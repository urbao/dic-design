==> flow/design.v <==
module CIPU(
input       clk, 
input       rst,
input       [7:0]people_thing_in,
input       ready_fifo,
input       ready_lifo,
input       [7:0]thing_in,
input       [3:0]thing_num,
output reg valid_fifo,
output reg valid_lifo,
output reg valid_fifo2,
output reg [7:0]people_thing_out,
output reg [7:0]thing_out,
output reg done_thing,
output reg done_fifo,
output reg done_lifo,
output reg done_fifo2);
parameter LENGTH=16;
parameter [1:0] INIT_1=2'b00,
                READY_1=2'b01,
                VALID_1=2'b10,
                DONE_1=2'b11;
reg [1:0] currState1, nextState1;
reg [7:0] Passenger[0:LENGTH-1];  
integer passenger_count=0;  
integer passenger_index=0;  
parameter [2:0] INIT_2=3'b000,
                READY_2=3'b001,
                VALID_LIFO_2=3'b010,
                DONE_THING_2=3'b011,
                DONE_LIFO_2=3'b100,
                VALID_FIFO_2=3'b101,
                DONE_FIFO_2=3'b110;
reg [2:0] currState2, nextState2;
reg [7:0] Luggage[0:LENGTH-1];  
reg [7:0] Remain_Luggage[0:LENGTH-1];  
integer luggage_count=0;  
integer luggage_index=0;  
integer remain_luggage_count=0;  
integer remain_luggage_index=0;  
always @(posedge clk)begin
    if(rst)begin
        valid_fifo <= 1'b0;
        done_fifo <= 1'b0;
        currState1 <= INIT_1;
    end
    else begin
        if(currState1==INIT_1)begin
            if(ready_fifo)begin
                passenger_count <= 0;
                passenger_index <= 0;
                currState1 <= nextState1;
            end
        end
        else if(currState1==READY_1)begin
            if(people_thing_in>=8'h41 && people_thing_in<=8'h5A)begin
                Passenger[passenger_count] <= people_thing_in;
                passenger_count <= passenger_count+1;
            end
            if(people_thing_in==8'h24)begin
                currState1 <= nextState1;
            end
        end
        else if(currState1==VALID_1)begin
            valid_fifo <= 1'b1; 
            if(passenger_index<passenger_count)begin
                people_thing_out <= Passenger[passenger_index];
                passenger_index <= passenger_index+1;
            end
            else begin
                currState1 <= nextState1;
            end
        end
        else begin
            currState1 <= nextState1;
        end
    end
end 
always @(currState1)begin
    case(currState1)
        INIT_1:nextState1 = READY_1;
        READY_1: nextState1 = VALID_1;
        VALID_1: nextState1 = DONE_1;
        DONE_1: nextState1 = INIT_1;
        default: nextState1 = INIT_1;
    endcase
end 
always @(currState1)begin
    case(currState1)
        INIT_1:begin
            done_fifo = 1'b0;
            valid_fifo = 1'b0;
        end
        READY_1:begin
            done_fifo = 1'b0;
            valid_fifo = 1'b0;
        end
        VALID_1:begin
            done_fifo = 1'b0;  
        end
        DONE_1:begin
            valid_fifo = 1'b0;
            done_fifo = 1'b1;  
        end
        default:begin
            valid_fifo = 1'b0;
            done_fifo = 1'b1;
        end
    endcase
end 
always @(posedge clk)begin
    if(rst)begin
        valid_lifo <= 1'b0;
        valid_fifo2 <= 1'b0;
        done_thing <= 1'b0;
        done_lifo <= 1'b0;
        done_fifo2 <= 1'b0;
        currState2 <= INIT_2;
    end
    else begin
        if(currState2==INIT_2)begin
            done_fifo2 <= 1'b0;
            if(ready_lifo)begin
                luggage_count <= 0;
                luggage_index <= 0;
                remain_luggage_count <= 0;
                remain_luggage_index <= 0;
                currState2 <= nextState2;
            end
        end
        else if(currState2==READY_2)begin
            if(thing_in>=8'h31 && thing_in<=8'h39)begin
                Luggage[luggage_count] <= thing_in;
                Remain_Luggage[remain_luggage_count] <= thing_in;
                luggage_count <= luggage_count+1;
                remain_luggage_count <= remain_luggage_count+1;
            end
            if(thing_in==8'h3B || thing_in==8'h24)begin
                currState2 <= nextState2;
            end
        end
        else if(currState2==VALID_LIFO_2)begin
            valid_lifo <= 1'b1;
            if(thing_num==0)begin
                thing_out <= 8'h30;
                done_thing <= 1'b1;
                currState2 <= nextState2;
            end
            else begin
                if(luggage_index<thing_num)begin
                    thing_out <= Luggage[luggage_count-luggage_index-1];
                    luggage_index <= luggage_index+1;
                    remain_luggage_count <= remain_luggage_count-1;
                end
                else begin
                    valid_lifo <= 1'b0;
                    done_thing <= 1'b1;
                    currState2 <= nextState2;
                end
            end
        end
        else if(currState2==DONE_THING_2)begin
            luggage_count <= 0;  
            luggage_index <= 0;  
            valid_lifo <= 1'b0;  
            done_thing <= 1'b0;
            currState2 <= nextState2;
        end
        else if(currState2==DONE_LIFO_2)begin
            done_lifo <= 1'b1;
            currState2 <= nextState2;
        end
        else if(currState2==VALID_FIFO_2)begin
            done_lifo <= 1'b0;
            valid_fifo2 <= 1'b1;
            if(remain_luggage_index<remain_luggage_count)begin
                thing_out <= Remain_Luggage[remain_luggage_index];
                remain_luggage_index <= remain_luggage_index+1;
            end
            else begin
                remain_luggage_count <= 0;
                remain_luggage_index <= 0;
                valid_fifo2 <= 1'b0;
                currState2 <= nextState2;
            end
        end
        else begin
            done_fifo2 <= 1'b1;
            currState2 <= nextState2;
        end
    end
end
always @(currState2 or thing_in)begin
    case (currState2)
        INIT_2: nextState2 = READY_2;
        READY_2:begin
            case (thing_in)
                8'h24: nextState2 = DONE_LIFO_2;
                8'h3B: nextState2 = VALID_LIFO_2;
                default: nextState2 = VALID_LIFO_2;
            endcase
        end
        VALID_LIFO_2: nextState2 = DONE_THING_2;
        DONE_THING_2: nextState2 = READY_2;
        DONE_LIFO_2: nextState2 = VALID_FIFO_2;
        VALID_FIFO_2: nextState2 = DONE_FIFO_2;
        DONE_FIFO_2: nextState2 = INIT_2;
        default: nextState2 = INIT_2;
    endcase
end
endmodule
## From RTL to reports: CIPU

The steps from the RTL of CIPU to its reports follow in flow order.
Lines are those of the file above, counted from 1.
Library cell names are shortened.
Not given: n/a

| set-up | value |
|---|---|
| top module | CIPU |
| clock input | clk |
| cell library | sky130hd |
| timing corner | tt_025C_1v80 |

## Elaborated design

Counts by Yosys on the flattened word-level netlist (proc, flatten, opt, wreduce; memories kept). Register bits leave out memories and registers merged into their read ports (data or address). Print and check cells are left out. Cells with the same type and inputs are merged into one.
Yosys's memory passes give these memory sizes; they may raise the number of words (mostly to a power of two), join words into wider ones and drop unused or constant bits.

| storage and ports | value |
|---|---|
| memory bits (writable) | 384 |
| output and inout port bits | 23 |
| memories kept | 3 |
| input bits | 24 |
| word width x clocked read ports | 8 |
| register bits | 210 |
| word-level cells | 214 |

Memory list:

| memory | words | width | rd ports | wr ports | line | text |
|---|---|---|---|---|---|---|
| Luggage | 16 | 8 | 1 | 1 | 35 | `reg [7:0] Luggage[0:LENGTH-1];` |
| Passenger | 16 | 8 | 1 | 1 | 24 | `reg [7:0] Passenger[0:LENGTH-1];` |
| Remain_Luggage | 16 | 8 | 1 | 1 | 36 | `reg [7:0] Remain_Luggage[0:LENGTH-1];` |

| cells by class | value |
|---|---|
| $lt $le $gt $ge | 7 |
| eq/ne operators | 36 |
| $add $sub $neg | 9 |
| bitwise gates (word level) | 9 |
| muxes and demuxes | 101 |
| reduce/logical cells | 35 |

Operators by type and width:

| kind | count |
|---|---|
| 2-to-1 mux 32 bit | 36 |
| adder 32 x 2 -> 32 bit (second input constant) | 6 |
| 2-to-1 mux 8 bit | 15 |
| less-than comparator 32 bit | 2 |
| 2-to-1 mux 4 bit | 12 |
| 2-to-1 mux 3 bit | 12 |
| subtractor 32 x 2 -> 32 bit (second input constant) | 1 |
| less-than comparator 32 x 4 -> 1 bit | 1 |
| AND reduction 5 bit | 5 |
| == test 8 x 6 -> 1 bit (second input constant) | 3 |
| nonzero test 2 bit | 9 |
| 2-to-1 mux 1 bit | 18 |
| inequality test 3 x 2 -> 1 bit (second input constant) | 5 |
| case mux 3 bit (select 5 bit) | 1 |
| inequality test 2 x 1 -> 1 bit (second input constant) | 7 |
| inequality test 4 x 1 -> 1 bit (second input constant) | 3 |
| inequality test 4 x 2 -> 1 bit (second input constant) | 3 |
| AND reduction 4 bit | 3 |
| AND reduction 6 bit | 2 |
| 2-to-1 mux 2 bit | 6 |
| inverter 1 bit | 9 |
| AND reduction 9 bit | 1 |
| >= comparator 8 x 6 -> 1 bit (second input constant) | 1 |
| <= comparator 8 x 6 -> 1 bit (second input constant) | 1 |
| >= comparator 8 x 7 -> 1 bit (second input constant) | 1 |
| <= comparator 8 x 7 -> 1 bit (second input constant) | 1 |
| AND reduction 8 bit | 1 |
| case mux 2 bit (select 4 bit) | 1 |

Other operator kinds: 22; their cells: 31.

## Depth

Yosys ltp: most cells in a row. Word level: on the elaborated netlist, between registers, memories and ports. Mapped: between sequential cells and ports; inverters and the memories' decode and read muxes count.

| logic depth | value |
|---|---|
| word-level depth | 10 |
| ABC_AREA | 0 |
| mapped depth | 11 |

## Netlist

The flow's flattened synthesis, as Yosys stat reports it; memories are mapped. The netlist is that of the ABC_AREA named above (0 if unset); the other value can give another one.

Cell types:

| type | count |
|---|---|
| edfxtp_1 | 564 |
| mux4_2 | 112 |
| ha_1 | 84 |
| nor2_1 | 202 |
| xnor2_1 | 85 |
| xor2_1 | 59 |
| inv_1 | 100 |
| nand2_1 | 92 |
| nand4_1 | 53 |
| dfxtp_1 | 16 |
| a21oi_1 | 63 |
| nand3_1 | 56 |
| nor3_1 | 54 |
| and2_1 | 37 |
| o21ai_0 | 44 |
| clkbuf_1 | 52 |
| and3_1 | 30 |
| nor4_1 | 30 |

Other cell types: 51; their cells: 201.

| synthesis totals | value |
|---|---|
| area of sequential cells | 0.0172566 mm² |
| buffers | 74 |
| mapped area | 0.0273062 mm² |
| mapped cells | 1934 |
| flip-flops | 580 |

## Path before layout

Source: OpenSTA report_checks on the synthesized netlist (no wires, ideal clock, input and output delay 20% of the period each), path of least setup slack; recovery checks are left aside. Register names are those of the netlist, which keeps one name where synthesis merged equal registers.

| timing post-synthesis | value |
|---|---|
| kind | input to register |
| start | in thing_num[3] |
| end | reg remain_luggage_count[0] |
| input delay | 3.000 ns |
| setup time | 0.594 ns |
| driving pins on the path | 8 |
| path delay | 6.977 ns |
| buffers on the path | 0 |
| time at the first pin | 3.000 ns |
| period | 15.0 ns |
| arrival time | 9.383 ns |
| setup slack | 5.023 ns |
| data required time | 14.406 ns |
| synthesis period reached | 9.977 ns |

"path delay" = arrival - input delay + setup time.
"driving pins on the path": output pins that drive a net of the path, with the launching flip-flop's if there is one; two outputs of one cell count as two.
"synthesis period reached" is the clock period less the worst setup slack; recovery checks do not enter. This is arithmetic on one report: input and output delays are still those of the set period (20% each).
Between the ends stands the longest chain of elaborated cells between them, by number of cells; it is not shown to be the way that was timed. Of several equally long chains one is given.
Each line given opens the expression or statement behind the cell; cells for indexed reads and writes are added by Yosys, which also makes memories of some case tables.
A register here has more assigning lines than the two given.
The path ends at the enable pin of a flip-flop; only ways to that pin are counted.

| on the way, post-synthesis | value |
|---|---|
| path through | inv_1 -> ha_1 -> a211oi_1 -> nand4_1 -> a311oi_1 -> nor2b_1 -> nor2_1 -> a2111oi_0 |
| cells in the longest elaborated chain | 3 |

RTL lines, path post-synthesis:

| item | line | text |
|---|---|---|
| from (decl) | 8 | `input       [3:0]thing_num,` |
| less-than comparator 32 x 4 -> 1 bit | 150 | `if(luggage_index<thing_num)begin` |
| inequality test 4 x 2 -> 1 bit | n/a |  |
| AND reduction 9 bit | n/a |  |
| to (assign) | 136 | `remain_luggage_count <= remain_luggage_count+1;` |
| to (assign) | 153 | `remain_luggage_count <= remain_luggage_count-1;` |
| to (decl) | 39 | `integer remain_luggage_count=0;` |

## Timing after layout

From the final timing report of run A: the path of least setup slack in the routed layout; clock arrival at registers is part of the times.

| timing after layout | value |
|---|---|
| kind | input to register |
| start | in thing_num[3] |
| end | reg remain_luggage_count[30] |
| time at the first pin | 1.48 ns |
| driving pins on the path | 12 |
| buffers on the path | 4 |
| input delay | 1.48 ns |
| data required time | 7.73 ns |
| setup slack | 2.78 ns |
| setup time | 0.27 ns |
| arrival time | 4.95 ns |
| period | 7.41 ns |

Between the ends stands the longest chain of elaborated cells between them, by number of cells; it is not shown to be the way that was timed. Of several equally long chains one is given.
A register here has more assigning lines than the two given.
The path ends at the enable pin of a flip-flop; only ways to that pin are counted.

| on the way, after layout | value |
|---|---|
| path through | clkdlybuf4s50_1 -> inv_1 -> ha_1 -> a211oi_1 -> nand4_1 -> a311oi_1 -> nor2b_1 -> nor2_1 -> a2111oi_2 -> buf_2 -> buf_2 -> buf_4 |
| cells in the longest elaborated chain | 3 |

RTL lines, path after layout:

| item | line | text |
|---|---|---|
| from (decl) | 8 | `input       [3:0]thing_num,` |
| less-than comparator 32 x 4 -> 1 bit | 150 | `if(luggage_index<thing_num)begin` |
| inequality test 4 x 2 -> 1 bit | n/a |  |
| AND reduction 9 bit | n/a |  |
| to (assign) | 136 | `remain_luggage_count <= remain_luggage_count+1;` |
| to (assign) | 153 | `remain_luggage_count <= remain_luggage_count-1;` |
| to (decl) | 39 | `integer remain_luggage_count=0;` |

FLOW RESULTS
============

Measured results for CIPU: 2 stored runs of the Yosys and OpenROAD flow on sky130hd. The settings differ; the order carries no meaning. The constraints put input and output delay at 20% of the set period each and load the outputs with 0.01 pF.
"time of the worst setup path" = time allowed to the worst setup path (clock period - input delay - output delay, where it has them) - its slack; a late launch clock adds to it, a late capture clock takes from it.
By "total power of the final layout" is meant OpenSTA's value without simulated activity: inputs other than the clock are taken to toggle once in ten clock periods, and the tool carries that through the logic.
Among the settings, - means not set for that run.

| run name | period_ns | CORE_UTILIZATION | PLACE_DENSITY_LB_ADDON | HOLD_SLACK_MARGIN | TNS_END_PERCENT | GPL_TIMING_DRIVEN | CTS_CLUSTER_SIZE | CTS_CLUSTER_DIAMETER | CAP_MARGIN | CORE_MARGIN | SLEW_MARGIN | SETUP_SLACK_MARGIN | PLACE_DENSITY | CELL_PAD_IN_SITES_GLOBAL_PLACEMENT | MAX_ROUTING_LAYER | lowest setup slack (ns) | time of the worst setup path (ns) | worst setup path kind | full die area (mm²) | worst-case hold slack (ns) | total power of the final layout (uW) | synthesis area (mm²) | standard-cell area after layout (mm²) |
|---|---|---|---|---|---|---|---|---|---|---|---|---|---|---|---|---|---|---|---|---|---|---|---|
| run A | 7.41 | 62 | 0.09 | 0.23 | 25 | 0 | 16 | 100 | 20 | 2 | 20 | - | - | - | - | 2.784 | 3.14 | input to register | 0.0457361 | 0.397 | 6348 | 0.0273062 | 0.0298999 |
| run B | 11.2 | 53 | - | - | 75 | - | 16 | - | 20 | 2 | 20 | 0.54 | 0.79 | 3 | met5 | 5.875 | 3.09 | input to register | 0.0533518 | 0.415 | 4830 | 0.0273062 | 0.0307695 |
