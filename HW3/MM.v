==> flow/design.v <==
`timescale 1ns/10ps
module MM( in_data, col_end, row_end, is_legal, out_data, rst, clk , change_row,valid,busy);
input clk;
input rst;
input col_end;
input row_end;
input [7:0]in_data;
output reg signed [19:0]out_data;
output reg is_legal;
output reg change_row,valid,busy;
reg [1:0] MAT_COL_SIZE;  
reg VALID_MATRIX;  
reg [1:0] row_1, col_1, row_2, col_2;
reg [1:0] ROW, COL, IDX;
reg wait_one_cycle=0;
reg signed [7:0] mat1[0:3][0:3];
reg signed [7:0] mat2[0:3][0:3];
reg signed [19:0] mat_result;  
parameter [1:0] MAT1_READ=2'b00,  
                MAT2_READ=2'b01,  
                MULTIPLY=2'b10,   
                OUTPUT=2'b11;     
reg [1:0] currState, nextState;
always @(posedge clk or posedge rst)begin
    if(rst)begin
        MAT_COL_SIZE <= 0;
        VALID_MATRIX <= 1;  
        row_1 <= 0;
        row_2 <= 0;
        col_1 <= 0;
        col_2 <= 0;
        mat_result <= 0;
        ROW <= 0;
        COL <= 0;
        IDX <= 0;
        currState <= MAT1_READ;
    end
    else begin
        if(currState==MAT1_READ)begin
            valid <= 0;  
            if(wait_one_cycle==1)begin
                wait_one_cycle <= 0;
                MAT_COL_SIZE <= 0;
                VALID_MATRIX <= 1;  
                row_1 <= 0;
                row_2 <= 0;
                col_1 <= 0;
                col_2 <= 0;
                mat_result <= 0;
                ROW <= 0;
                COL <= 0;
                IDX <= 0;
            end
            else begin
                mat1[row_1][col_1] <= in_data;
                if(row_end && col_end)begin
                    if(col_1!=MAT_COL_SIZE && row_1!=0)begin
                        VALID_MATRIX <= 0;
                    end
                    currState <= nextState;
                end
                else if(col_end)begin
                    if(row_1==0)begin
                        MAT_COL_SIZE <= col_1;
                    end
                    else begin
                        if(col_1!=MAT_COL_SIZE)begin
                            VALID_MATRIX <= 0;  
                        end
                    end
                    row_1 <= row_1+2'b01;
                    col_1 <= 0;
                end
                else begin
                    col_1 <= col_1+2'b01;
                end
            end
        end
        else if(currState==MAT2_READ)begin
            wait_one_cycle <= 1;
            mat2[row_2][col_2] <= in_data;
            if(row_end && col_end)begin
                if(col_2!=MAT_COL_SIZE && row_2!=0)begin
                    VALID_MATRIX <= 0;
                end
                currState <= nextState;
            end
            else if(col_end)begin
                if(row_2==0)begin
                    MAT_COL_SIZE <= col_2;
                end
                else begin
                    if(col_2!=MAT_COL_SIZE)begin
                        VALID_MATRIX <= 0;  
                    end
                end
                row_2 <= row_2+2'b01;
                col_2 <= 0;
            end
            else begin
                col_2 <= col_2+2'b01;
            end
        end
        else if(currState==MULTIPLY)begin
            valid <= 0;  
            if(col_1!=row_2 || VALID_MATRIX==0)begin
                currState <= nextState;
            end
            else begin
                mat_result <= mat_result+(mat1[ROW][IDX]*mat2[IDX][COL]);
                if(IDX==col_1)begin
                    currState <= nextState;
                end
                else begin
                    IDX <= IDX+2'b01;
                end
            end
        end
        else begin
            valid <= 1;
            if(col_1!=row_2 || VALID_MATRIX==0)begin
                is_legal <= 0;  
            end
            else begin
                is_legal <= 1;
                out_data <= mat_result;
                if(COL==col_2)begin
                    change_row <= 1;
                    ROW <= ROW+2'b01;  
                    COL <= 0;  
                end
                else begin
                    change_row <= 0;
                    COL <= COL+2'b01;  
                end
            end
            mat_result = 0;
            IDX = 0;
            currState <= nextState;  
        end
    end
end
always @(*)begin
    case (currState)
        MAT1_READ: nextState = MAT2_READ;
        MAT2_READ: nextState = MULTIPLY;
        MULTIPLY: nextState = OUTPUT;
        OUTPUT: begin
            if(col_1!=row_2 || VALID_MATRIX==0)nextState = MAT1_READ;
            else if(ROW==row_1 && COL==col_2)nextState = MAT1_READ;
            else nextState = MULTIPLY; 
        end
        default: nextState = MAT2_READ;
    endcase
end
always @(currState)begin
    case (currState)
        MULTIPLY: busy = 1;
        OUTPUT: busy = 1;
        default: busy = 0;
    endcase
end
endmodule
# Step by step through the tools: MM
# What the tools print for MM, step after step.
# Line numbers count from 1 in the design file above.
# Library cell names are shortened.
# A cell with - has no value.
# inputs
top	MM
clk_port	clk
lib	sky130hd
pvt_corner	tt_025C_1v80

# Word-level counts
# Source: Yosys, flattened and elaborated. Widths are those after wreduce. Registers that Yosys merges into a memory's read port (data or address) are not register bits. Print and check cells do not count. Equal cells are merged and count once.
# word_totals
regBits	319
latchBits	0
ramBits	0
romBits	0
clocked_rd_ports_x_width	0
memories	0
inputBits	12
output_inout_bits	24
word_cells	306
# classes
addsub	12
multipliers	1
div	0
n_cmp	0
eq_ne	85
n_shift	0
n_mux	83
logic	7
reduce_and_logical	70
# ops
cell	n
parallel mux 8 bit (select 16 bit)	2
AND reduction 4 bit	36
== test 4 bit with constant B	32
multiplier 8 x 8 -> 16 bit	1
2-to-1 mux 20 bit	5
2-to-1 mux 2 bit	48
== test 4 x 3 -> 1 bit with constant B	16
2-to-1 mux 8 bit	8
== test 4 x 2 -> 1 bit with constant B	8
adder 20 x 16 -> 20 bit	1
2-to-1 mux 1 bit	19
== test 4 x 1 -> 1 bit with constant B	4
adder 4 x 2 -> 4 bit	4
zero test 4 bit	4
adder 2 x 1 -> 2 bit with constant B	7
nonzero test 2 bit	7
inequality test 4 bit with constant B	3
AND reduction 5 bit	2
inequality test 3 x 2 -> 1 bit with constant B	3
AND reduction 3 bit	3
nonzero test 3 bit	3
AND reduction 9 bit	1
inequality test 2 x 1 -> 1 bit with constant B	4
AND reduction 2 bit	4
parallel mux 2 bit (select 4 bit)	1
NOT 1 bit	7
AND reduction 7 bit	1
== test 2 bit	3
# Not listed: further kinds 11, cells in them 21.

# Longest topological paths
# Yosys ltp: most cells in a row. Word level: on the elaborated netlist, between registers, memories and ports. Mapped: between sequential cells and ports; inverters and the memories' decode and read muxes count.
# depth
ltp_word	13
abc_area	0
mapped_depth	29

# Mapped cells and area
# Yosys stat after the flow's synthesis: flattened, memories mapped to cells. It holds for the ABC_AREA given above (unset counts as 0); a run with the other value may have another netlist.
# The area totals of this step are shown rounded.
# by_type
cell_type	n	area_total_um2
edfxtp_1	280	8.41E+03
fa_1	89	1.78E+03
dfrtp_1	39	975.936
ha_1	73	913.376
inv_1	136	510.49
a22o_1	49	429.162
a222oi_1	33	330.317
nand2_1	75	281.52
nor2_1	65	243.984
a22oi_1	32	240.23
o21ai_0	41	205.197
xnor2_1	17	148.893
and3_1	20	125.12
xor2_1	14	122.618
clkbuf_1	31	116.362
nor2b_1	18	112.608
a21oi_1	20	100.096
nand3_1	13	65.062
# Other cell types: 44; their cells: 143.
# mapped
stdcells	1188
yosys_area_mm2	0.01617
seq_area_mm2	0.009437
flip_flops	321
n_buf	45

# Worst setup path after synthesis
# OpenSTA on the mapped netlist: ideal clock, no wires. The path of least setup slack (recovery checks aside). Input and output delay are each 20% of the period. Register names are those of the netlist, which keeps one name where synthesis merged equal registers.
# synth_path
path_kind	flip-flop to flip-flop
startpoint	reg IDX[0]
endpoint	reg mat_result[14]
period_ps	6360
setup_time_ps	122
launch_ps	0
arrival_ps	6482
t_required_ps	6238
slack_ps	-244
path_delay_ps	6604
path_stages	24
n_path_buf	0
period_less_setup_slack_ps	6604
# "path_delay_ps" is the arrival time less input delay plus setup time.
# "path_stages": output pins that drive a net of the path, with the launching flip-flop's if there is one; two outputs of one cell count as two.
# "period_less_setup_slack_ps" = period - worst setup slack (recovery checks aside). The figure is calculated, with input and output delays left at 20% of the set period.
# The rows between start and end are the longest chain of elaborated cells between them; the timing report does not say that the signal goes this way. Where chains are equally long, one stands for them.
# A line is the first line of the expression or statement that the cell stems from. Yosys adds cells for indexed reads and writes and turns some case tables into memories.
# At most two assigning lines are given for a register; there are more.
# synth_between
path_cell_list	dfrtp_1 -> inv_1 -> ha_1 -> or3_1 -> nor2_1 -> nor2_1 -> a21oi_4 -> a21o_1 -> nor2b_1 -> fa_1 -> inv_1 -> fa_1 -> inv_1 -> fa_1 -> fa_1 -> ha_1 -> ha_1 -> o21a_1 -> o31a_1 -> o41a_1 -> o21ai_2 -> a21boi_1 -> or3_1 -> a32o_1
elab_chain_cells	13
cone_cells	50
lines_between	5
cone_classes	add/sub (3); mul (1); eq/ne (30); mux (14); reduce/logical (2)
# synth_lines
element	line	rtl
start: declaration	14	reg [1:0] ROW, COL, IDX;
start: assignment	35	IDX <= 0;
start: assignment	115	IDX <= IDX+2'b01;
adder 4 x 2 -> 4 bit	110	mat_result <= mat_result+(mat1[ROW][IDX]*mat2[IDX][COL]);
== test 4 bit	110
parallel mux 8 bit (select 16 bit)	110
2-to-1 mux 8 bit	106	if(col_1!=row_2 || VALID_MATRIX==0)begin
2-to-1 mux 8 bit	104	else if(currState==MULTIPLY)begin
2-to-1 mux 8 bit	79	else if(currState==MAT2_READ)begin
2-to-1 mux 8 bit	39	if(currState==MAT1_READ)begin
multiplier 8 x 8 -> 16 bit	110
adder 20 x 16 -> 20 bit	110
2-to-1 mux 20 bit	106
2-to-1 mux 20 bit	104
2-to-1 mux 20 bit	79
2-to-1 mux 20 bit	39
end: assignment	32	mat_result <= 0;
end: assignment	110
end: declaration	18	reg signed [19:0] mat_result;

# Path in the finished layout
# From the final timing report of entry A: the path of least setup slack in the routed layout; clock arrival at registers is part of the times.
# The path's times are printed in steps of 10 ps; the period is the one set.
# layout_path
path_kind	flip-flop to flip-flop
startpoint	reg COL[0]
endpoint	reg mat_result[14]
period_ps	7730
setup_time_ps	110
launch_ps	540
arrival_ps	7770
t_required_ps	8150
slack_ps	380
path_stages	24
n_path_buf	2
# The rows between start and end are the longest chain of elaborated cells between them; the timing report does not say that the signal goes this way. Where chains are equally long, one stands for them.
# At most two assigning lines are given for a register; there are more.
# layout_between
path_cell_list	dfrtp_1 -> ha_1 -> clkbuf_1 -> buf_1 -> a222oi_1 -> o221ai_1 -> a211oi_2 -> nand2b_1 -> fa_1 -> fa_1 -> inv_1 -> fa_1 -> fa_1 -> inv_1 -> fa_1 -> inv_1 -> ha_1 -> o21a_1 -> o31a_1 -> o41a_1 -> o21ai_2 -> a21boi_1 -> or3_1 -> a32o_1
elab_chain_cells	13
cone_cells	28
lines_between	5
cone_classes	add/sub (2); mul (1); eq/ne (15); mux (9); reduce/logical (1)
# layout_lines
element	line	rtl
start: declaration	14	reg [1:0] ROW, COL, IDX;
start: assignment	34	COL <= 0;
start: assignment	134	COL <= COL+2'b01;
adder 4 x 2 -> 4 bit	110	mat_result <= mat_result+(mat1[ROW][IDX]*mat2[IDX][COL]);
== test 4 bit	110
parallel mux 8 bit (select 16 bit)	110
2-to-1 mux 8 bit	106	if(col_1!=row_2 || VALID_MATRIX==0)begin
2-to-1 mux 8 bit	104	else if(currState==MULTIPLY)begin
2-to-1 mux 8 bit	79	else if(currState==MAT2_READ)begin
2-to-1 mux 8 bit	39	if(currState==MAT1_READ)begin
multiplier 8 x 8 -> 16 bit	110
adder 20 x 16 -> 20 bit	110
2-to-1 mux 20 bit	106
2-to-1 mux 20 bit	104
2-to-1 mux 20 bit	79
2-to-1 mux 20 bit	39
end: assignment	32	mat_result <= 0;
end: assignment	110
end: declaration	18	reg signed [19:0] mat_result;

# Settings and measured results of 2 stored flow runs for module MM (sky130hd), not sorted in any way. The constraints put input and output delay at 20% of the set period each and load the outputs with 0.01 pF.
# "timing.achieved_period_ps" = clock period - worst setup slack. The figure is calculated, with input and output delays left at 20% of the set period.
# By "timing.worst_path_ps" is meant the share of the clock period that the worst setup path is allowed (20% is reserved at inputs, 20% at outputs), minus its slack. Clock arrival times at its registers enter into it.
# "timing.worst_path_ps" is given in steps of 10 ps.
# Results are given in rounded form.
# Among the settings, - means not set for that run.
item,entry A,entry B
period_ns,7.73,10.1
CORE_UTILIZATION,36,71
PLACE_DENSITY_LB_ADDON,0.12,0.26
CORE_MARGIN,7,7
GPL_TIMING_DRIVEN,0,-
CTS_CLUSTER_SIZE,86,91
MAX_ROUTING_LAYER,met4,-
CAP_MARGIN,20,35
SLEW_MARGIN,20,0
SETUP_SLACK_MARGIN,-,-0.53
HOLD_SLACK_MARGIN,-,-0.03
CELL_PAD_IN_SITES_GLOBAL_PLACEMENT,-,0
TNS_END_PERCENT,-,65
CTS_CLUSTER_DIAMETER,-,213
yosys_chip_area_mm2,0.01617,0.01617
layout_stdcell_area_mm2,0.01866,0.01718
design.die.area_mm2,0.05105,0.0272
timing.achieved_period_ps,7345,7523
worstSetupSlack_ps,385,2577
post_route_util_pct,42.2,76.3
timing.worst_path_ps,7350,7520
critical_path_kind,flip-flop to flip-flop,flip-flop to flip-flop
